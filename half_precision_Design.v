==> flow/design.v <==
module SinglePointFloatingPointAdder(input clk73, input reset73, input [15:0]Number173, input [15:0]Number273, output [15:0]result73);
    reg    [15:0] Numshift73; 
    reg    [4:0]  Largerexp73,Finalexpo73;
    reg    [9:0] Smallexpmantissa73,Smantissa73,Lmantissa73,Largemantissa73,Finalmant73;
    reg    [10:0] Addmant73,Add1mant73;
    reg    [4:0]  e173,e273;
    reg    [9:0] m173,m273;
    reg           s173,s273,Finalsign73;
    reg    [3:0]  renormshift73;
    integer signed   renormexp73;
    reg    [15:0] Result73;
    assign Result = Result73;
    always @(posedge clk73) begin
	e173 = Number173[14:10];
	e273 = Number273[14:10];
    	m173 = Number173[9:0];
	m273 = Number273[9:0];
	s173 = Number173[15];
	s273 = Number273[15];
        if (e173  > e273) begin
            Numshift73           = e173 - e273;               
            Largerexp73           = e173;                      
            Smallexpmantissa73  = m273;
            Largemantissa73      = m173;
        end
        else begin
            Numshift73           = e273 - e173;
            Largerexp73           = e273;
            Smallexpmantissa73  = m173;
            Largemantissa73      = m273;
        end
	if (e173 == 0 | e273 ==0) begin
	    Numshift73 = 0;
	end
	else begin
	    Numshift73 = Numshift73;
	end
	if (e173 != 0) begin
            Smallexpmantissa73  = {1'b1,Smallexpmantissa73[9:1]};
	    Smallexpmantissa73  = (Smallexpmantissa73 >> Numshift73);
        end
	else begin
	    Smallexpmantissa73 = Smallexpmantissa73;
	end
	if (e273!= 0) begin
            Largemantissa73 = {1'b1,Largemantissa73[9:1]};
	    Largemantissa73 = (Largemantissa73 >> Numshift73);
	end
	else begin
	    Largemantissa73 = Largemantissa73;
	end
            if (Smallexpmantissa73  < Largemantissa73) begin
		Smantissa73 = Smallexpmantissa73;
		Lmantissa73 = Largemantissa73;
            end
            else begin
		Smantissa73 = Largemantissa73;
		Lmantissa73 = Smallexpmantissa73;
             end       
	if (e173!=0 & e273!=0) begin
		if (s173 == s273) begin
        		Addmant73 = Smantissa73 + Lmantissa73;
		end else begin
			Addmant73 = Lmantissa73 - Smantissa73;
		end
	end	
	else begin
		Addmant73 = Lmantissa73;
	end
	if (Addmant73[10]) begin
		renormshift73 = 2'd1;
		renormexp73 = 2'd1;
	end
	else if (Addmant73[9])begin
		renormshift73 = 2'd2;
		renormexp73 = 0;		
	end
	else if (Addmant73[8])begin
		renormshift73 = 2'd3; 
		renormexp73 = -1;
	end 
	else if (Addmant73[7])begin
		renormshift73 = 2'd4; 
		renormexp73 = -2;		
	end  
	else if (Addmant73[6])begin
		renormshift73 = 2'd5; 
		renormexp73 = -3;		
	end      
        Finalexpo73 =  Largerexp73 + renormexp73;
	Add1mant73 = Addmant73 << renormshift73;
	Finalmant73 = Add1mant73[10:1];  	
	if (s173 == s273) begin
		Finalsign73 = s173;
	end 
	if (e173 > e273) begin
		Finalsign73 = s173;	
	end else if (e273 > e173) begin
		Finalsign73 = s273;
	end
	else begin
		if (m173 > m273) begin
			Finalsign73 = s173;		
		end else begin
			Finalsign73 = s273;
		end
	end	
	result73 = {Finalsign73,Finalexpo73,Finalmant73}; 
    end
    always @(posedge clk73) begin
            if(reset73) begin
                Numshift73 <= #1 0;
            end
    end
endmodule
---- Reports on SinglePointFloatingPointAdder ----
What the tools print for SinglePointFloatingPointAdder, step after step.
Line numbers count from 1 in the design file above.
Operators: Yosys type, input widths -> output width; for muxes data width and select width s.
Library cell names are shortened.
A cell with -- has no value.
design
  top ..................................... SinglePointFloatingPointAdder
  clock input ............................. clk73
  library ................................. sky130hd
  library corner .......................... tt_025C_1v80

---- Word-level counts ----
Counts by Yosys on the flattened word-level netlist (proc, flatten, opt, wreduce; memories kept). Register bits leave out memories and registers merged into their read ports (data or address); mux counts leave out enables and synchronous resets folded into registers. Print and check cells are left out. Cells with the same type and inputs are merged into one.
bit counts
  output and inout port bits .............. 16
  elaborated cells ........................ 46
  register bits ........................... 52
operators by class
  reduce/logical cells .................... 4
  magnitude comparators ................... 4
  eq/ne operators ......................... 1
  add/subtract/negate cells ............... 5
  muxes and demuxes ....................... 24
  shift operators ......................... 3
  bitwise operators ....................... 2
operators by type and width
  kind               count
  $mux 32            5
  $mux 10            6
  $shr 10x16->10     2
  $mux 16            2
  $mux 11            2
  $mux 4             5
  $sub 5x5->6        2
  $add 10x10->11     1
  $sub 10x10->11     1
  $shl 11x4->11      1
  $gt 10x10->1       1
  $lt 10x10->1       1
  $gt 5x5->1         2
  $logic_not 5->1    2
  $reduce_bool 5->1  2
  $add 5x5->5        1
  $mux 5             1
  $mux 1             3
  $eq 1x1->1         1
  $and 1x1->1        1
  $or 1x1->1         1

---- Longest topological paths ----
Longest topological path by Yosys (ltp), each cell counted once; first at word level (registers and memories cut), then after technology mapping (sequential cells cut; the memories' decode and read muxes count).
depth
  word-level depth ........................ 16
  ABC_AREA ................................ 0
  mapped depth ............................ 49
  mapped depth without buffers ............ 46

---- Mapped cells and area ----
Source: synth_stat.txt of the flow (Yosys; design flattened, memories mapped). It holds for the ABC_AREA given above (unset counts as 0); a run with the other value may have another netlist.
synthesis totals
  flip-flops .............................. 23
  cell area after synthesis ............... 5185.0 µm²
  buffers ................................. 39
  cell count .............................. 695
  area of sequential cells ................ 460.4 µm²
cells by type
  cell type  count  total area (µm²)
  ha_1       45     563.04
  dfxtp_1    23     460.442
  a21oi_1    57     285.274
  nand2_1    67     251.491
  mux2i_1    22     220.211
  o21ai_0    39     195.187
  inv_1      45     168.912
  nor2_1     40     150.144
  o211ai_1   20     150.144
  nand3_1    28     140.134
  mux2_2     11     123.869
  xnor2_1    14     122.618
  xor2_1     12     105.101
  a21o_1     12     90.086
  fa_1       4      80.077
  o21a_1     10     75.072
  buf_2      14     70.067
  clkbuf_1   18     67.565
Other cell types: 77; their cells: 214.

---- Timing after synthesis ----
OpenSTA on the mapped netlist: ideal clock, no wires. The path of least setup slack (recovery checks aside). Input and output delay are each 20% of the period. Register names are those of the netlist, which keeps one name where synthesis merged equal registers.
path post-synthesis
  path kind ............................... input to register
  from .................................... input Number173[10]
  to ...................................... register result73[14]
  slack ................................... 273 ps
  clock period ............................ 11100 ps
  input delay ............................. 2220 ps
  data arrival time ....................... 10699 ps
  launch time at the first pin ............ 2220 ps
  path delay .............................. 8607 ps
  path buffers ............................ 5
  setup time .............................. 128 ps
  stages on the path ...................... 47
  synthesis period reached ................ 10827 ps
"path delay" = arrival - input delay + setup time.
"stages on the path" counts driving pins, that of a launching flip-flop among them; a cell with two outputs on the path counts twice.
"synthesis period reached" = period - worst setup slack (recovery checks aside). The figure is calculated, with input and output delays left at 20% of the set period.
The rows between start and end are the longest chain of elaborated cells between them; the timing report does not say that the signal goes this way. Where chains are equally long, one stands for them.
A line is the first line of the expression or statement that the cell stems from. Yosys adds cells for indexed reads and writes and turns some case tables into memories.
on the way, post-synthesis
  cell sequence ........................... inv_1 > ha_1 > inv_1 > fa_1 > a211oi_2 > o21bai_2 > buf_6 > a22o_4 > or2_1 > a21o_1 > buf_6 > o221ai_1 > nand3_1 > a221oi_1 > inv_1 > ha_1 > nor2b_1 > o21a_1 > [11 not listed] > o21bai_1 > a21oi_1 > o21ai_0 > a21o_1 > a21o_1 > and2_1 > mux2i_2 > buf_4 > nand2_1 > a31o_1 > ha_1 > inv_1 > fa_1 > inv_1 > a21o_1 > a21oi_1 > xnor2_1 > xnor2_1
  length of the longest elaborated chain .. 16
RTL lines, path post-synthesis
  what             line  RTL
  start, declared  1     module SinglePointFloatingPointAdder(input clk73, input reset73, input [15:0]Number173, input [15:0]Number273, ...
  $sub 5x5->6      27    Numshift73           = e273 - e173;
  $mux 16          20    if (e173  > e273) begin
  $mux 16          32    if (e173 == 0 | e273 ==0) begin
  $shr 10x16->10   40    Smallexpmantissa73 = (Smallexpmantissa73 >> Numshift73);
  $mux 10          38    if (e173 != 0) begin
  $lt 10x10->1     52    if (Smallexpmantissa73  < Largemantissa73) begin
  $mux 10          52
  [2 not listed]   --
  $mux 11          60    if (e173!=0 & e273!=0) begin
  $mux 32          86    else if (Addmant73[6])begin
  $mux 32          82    else if (Addmant73[7])begin
  $mux 32          78    else if (Addmant73[8])begin
  $mux 32          74    else if (Addmant73[9])begin
  $mux 32          70    if (Addmant73[10]) begin
  $add 5x5->5      90    Finalexpo73 =  Largerexp73 + renormexp73;
  end, assigned    108   result73 = {Finalsign73,Finalexpo73,Finalmant73};
  end, declared    1

---- Timing after layout ----
Path of least setup slack in the final report of stored run 1 (OpenROAD, finished layout, wires in). Where an end is a register, its clock arrival counts in the times.
The path's times are printed in steps of 10 ps; the period is the one set.
path post-layout
  path kind ............................... input to register
  from .................................... input Number173[10]
  to ...................................... register result73[14]
  clock period ............................ 7800 ps
  setup time .............................. 70 ps
  data arrival time ....................... 9320 ps
  stages on the path ...................... 44
  launch time at the first pin ............ 1560 ps
  path buffers ............................ 4
  slack ................................... -1340 ps
  input delay ............................. 1560 ps
The rows between start and end are the longest chain of elaborated cells between them; the timing report does not say that the signal goes this way. Where chains are equally long, one stands for them.
on the way, post-layout
  cell sequence ........................... buf_12 > inv_12 > ha_4 > inv_2 > fa_2 > a211oi_4 > o21bai_2 > a22o_4 > or2_4 > a21o_4 > buf_4 > o32ai_2 > o211ai_1 > a221oi_2 > ha_1 > nor2b_1 > o21a_1 > o211ai_1 > [8 not listed] > ha_1 > a21oi_1 > o21ai_2 > xor2_1 > nand2_1 > a21bo_4 > nor2_4 > o21ai_2 > nand2_1 > a31o_1 > ha_2 > inv_2 > fa_2 > inv_2 > a21o_1 > a21oi_2 > xnor2_2 > xnor2_1
  length of the longest elaborated chain .. 16
RTL lines, path post-layout
  what             line  RTL
  start, declared  1     module SinglePointFloatingPointAdder(input clk73, input reset73, input [15:0]Number173, input [15:0]Number273, ...
  $sub 5x5->6      27    Numshift73           = e273 - e173;
  $mux 16          20    if (e173  > e273) begin
  $mux 16          32    if (e173 == 0 | e273 ==0) begin
  $shr 10x16->10   40    Smallexpmantissa73 = (Smallexpmantissa73 >> Numshift73);
  $mux 10          38    if (e173 != 0) begin
  $lt 10x10->1     52    if (Smallexpmantissa73  < Largemantissa73) begin
  $mux 10          52
  [2 not listed]   --
  $mux 11          60    if (e173!=0 & e273!=0) begin
  $mux 32          86    else if (Addmant73[6])begin
  $mux 32          82    else if (Addmant73[7])begin
  $mux 32          78    else if (Addmant73[8])begin
  $mux 32          74    else if (Addmant73[9])begin
  $mux 32          70    if (Addmant73[10]) begin
  $add 5x5->5      90    Finalexpo73 =  Largerexp73 + renormexp73;
  end, assigned    108   result73 = {Finalsign73,Finalexpo73,Finalmant73};
  end, declared    1

Top module SinglePointFloatingPointAdder; platform sky130hd; tools Yosys and OpenROAD; 2 stored runs in no particular order. Input and output delays are each 20% of the period that was set; the output load is 0.01 pF.
"reached clock period": clock period set for the run, less the worst setup slack. It is reckoned from that one timing run; input and output delays stay at 20% of the period that was set.
"time on the worst setup path" = time allowed to the worst setup path (clock period - input delay - output delay, where it has them) - its slack; a late launch clock adds to it, a late capture clock takes from it.
"time on the worst setup path" is given in steps of 10 ps.

======== stored run 1 ========
==> flow/run.sh <==
#!/bin/bash
# the make line also repeats the synthesis and layout settings of config.mk as NAME=value (left out here)
make -C /OpenROAD-flow-scripts/flow DESIGN_CONFIG=/design/flow/config.mk WORK_HOME=/design/flow/orfs CLKGATE_MAP_FILE= finish
==> flow/config.mk <==
export PLATFORM = sky130hd
export DESIGN_NAME = SinglePointFloatingPointAdder
export DESIGN_NICKNAME = SinglePointFloatingPointAdder
export VERILOG_FILES = /design/flow/design.v
export SDC_FILE = /design/flow/constraint.sdc
export NUM_CORES = 4
export LEC_CHECK = 0
export ABC_AREA = 0
export CAP_MARGIN = 20
export CELL_PAD_IN_SITES_GLOBAL_PLACEMENT = 0
export CORE_MARGIN = 2
export CORE_UTILIZATION = 32
export CTS_CLUSTER_SIZE = 18
export GPL_ROUTABILITY_DRIVEN = 0
export MIN_ROUTING_LAYER = met1
export PLACE_DENSITY_LB_ADDON = 0.18
export SETUP_SLACK_MARGIN = 0.01
export SLEW_MARGIN = 35
export TNS_END_PERCENT = 10
==> flow/constraint.sdc <==
create_clock -name core_clock -period 7.8 [get_ports {clk73}]
set_input_delay 1.5600 -clock core_clock [delete_from_list [all_inputs] [get_ports {clk73}]]
set_output_delay 1.5600 -clock core_clock [all_outputs]
set_load 0.01 [all_outputs]

-------- measured, stored run 1 --------
  time on the worst setup path ............ 7580 ps
  worst path kind ......................... input to register
  final setup TNS ......................... -16423 ps
  final utilization ....................... 0.56
  chip area after synthesis (Yosys) ....... 5185.0 µm²
  area of the standard cells in the finished layout .. 8888.5 µm²
  die area ................................ 17237.1 µm²
  setup slack of the critical path ........ -1337 ps
  lowest hold slack ....................... 460 ps
  reached clock period .................... 9137 ps

======== stored run 2 ========
==> flow/run.sh <==
#!/bin/bash
# the make line also repeats the synthesis and layout settings of config.mk as NAME=value (left out here)
make -C /OpenROAD-flow-scripts/flow DESIGN_CONFIG=/design/flow/config.mk WORK_HOME=/design/flow/orfs CLKGATE_MAP_FILE= finish
==> flow/config.mk <==
export PLATFORM = sky130hd
export DESIGN_NAME = SinglePointFloatingPointAdder
export DESIGN_NICKNAME = SinglePointFloatingPointAdder
export VERILOG_FILES = /design/flow/design.v
export SDC_FILE = /design/flow/constraint.sdc
export NUM_CORES = 4
export LEC_CHECK = 0
export CAP_MARGIN = 20
export CORE_MARGIN = 2
export CORE_UTILIZATION = 40
export SLEW_MARGIN = 20
==> flow/constraint.sdc <==
create_clock -name core_clock -period 10.9 [get_ports {clk73}]
set_input_delay 2.1800 -clock core_clock [delete_from_list [all_inputs] [get_ports {clk73}]]
set_output_delay 2.1800 -clock core_clock [all_outputs]
set_load 0.01 [all_outputs]

-------- measured, stored run 2 --------
  lowest hold slack ....................... 455 ps
  final utilization ....................... 0.55
  final setup TNS ......................... 0 ps
  reached clock period .................... 10616 ps
  area of the standard cells in the finished layout .. 6940.4 µm²
  chip area after synthesis (Yosys) ....... 5185.0 µm²
  die area ................................ 13888.6 µm²
  time on the worst setup path ............ 8440 ps
  worst path kind ......................... input to register
  setup slack of the critical path ........ 284 ps
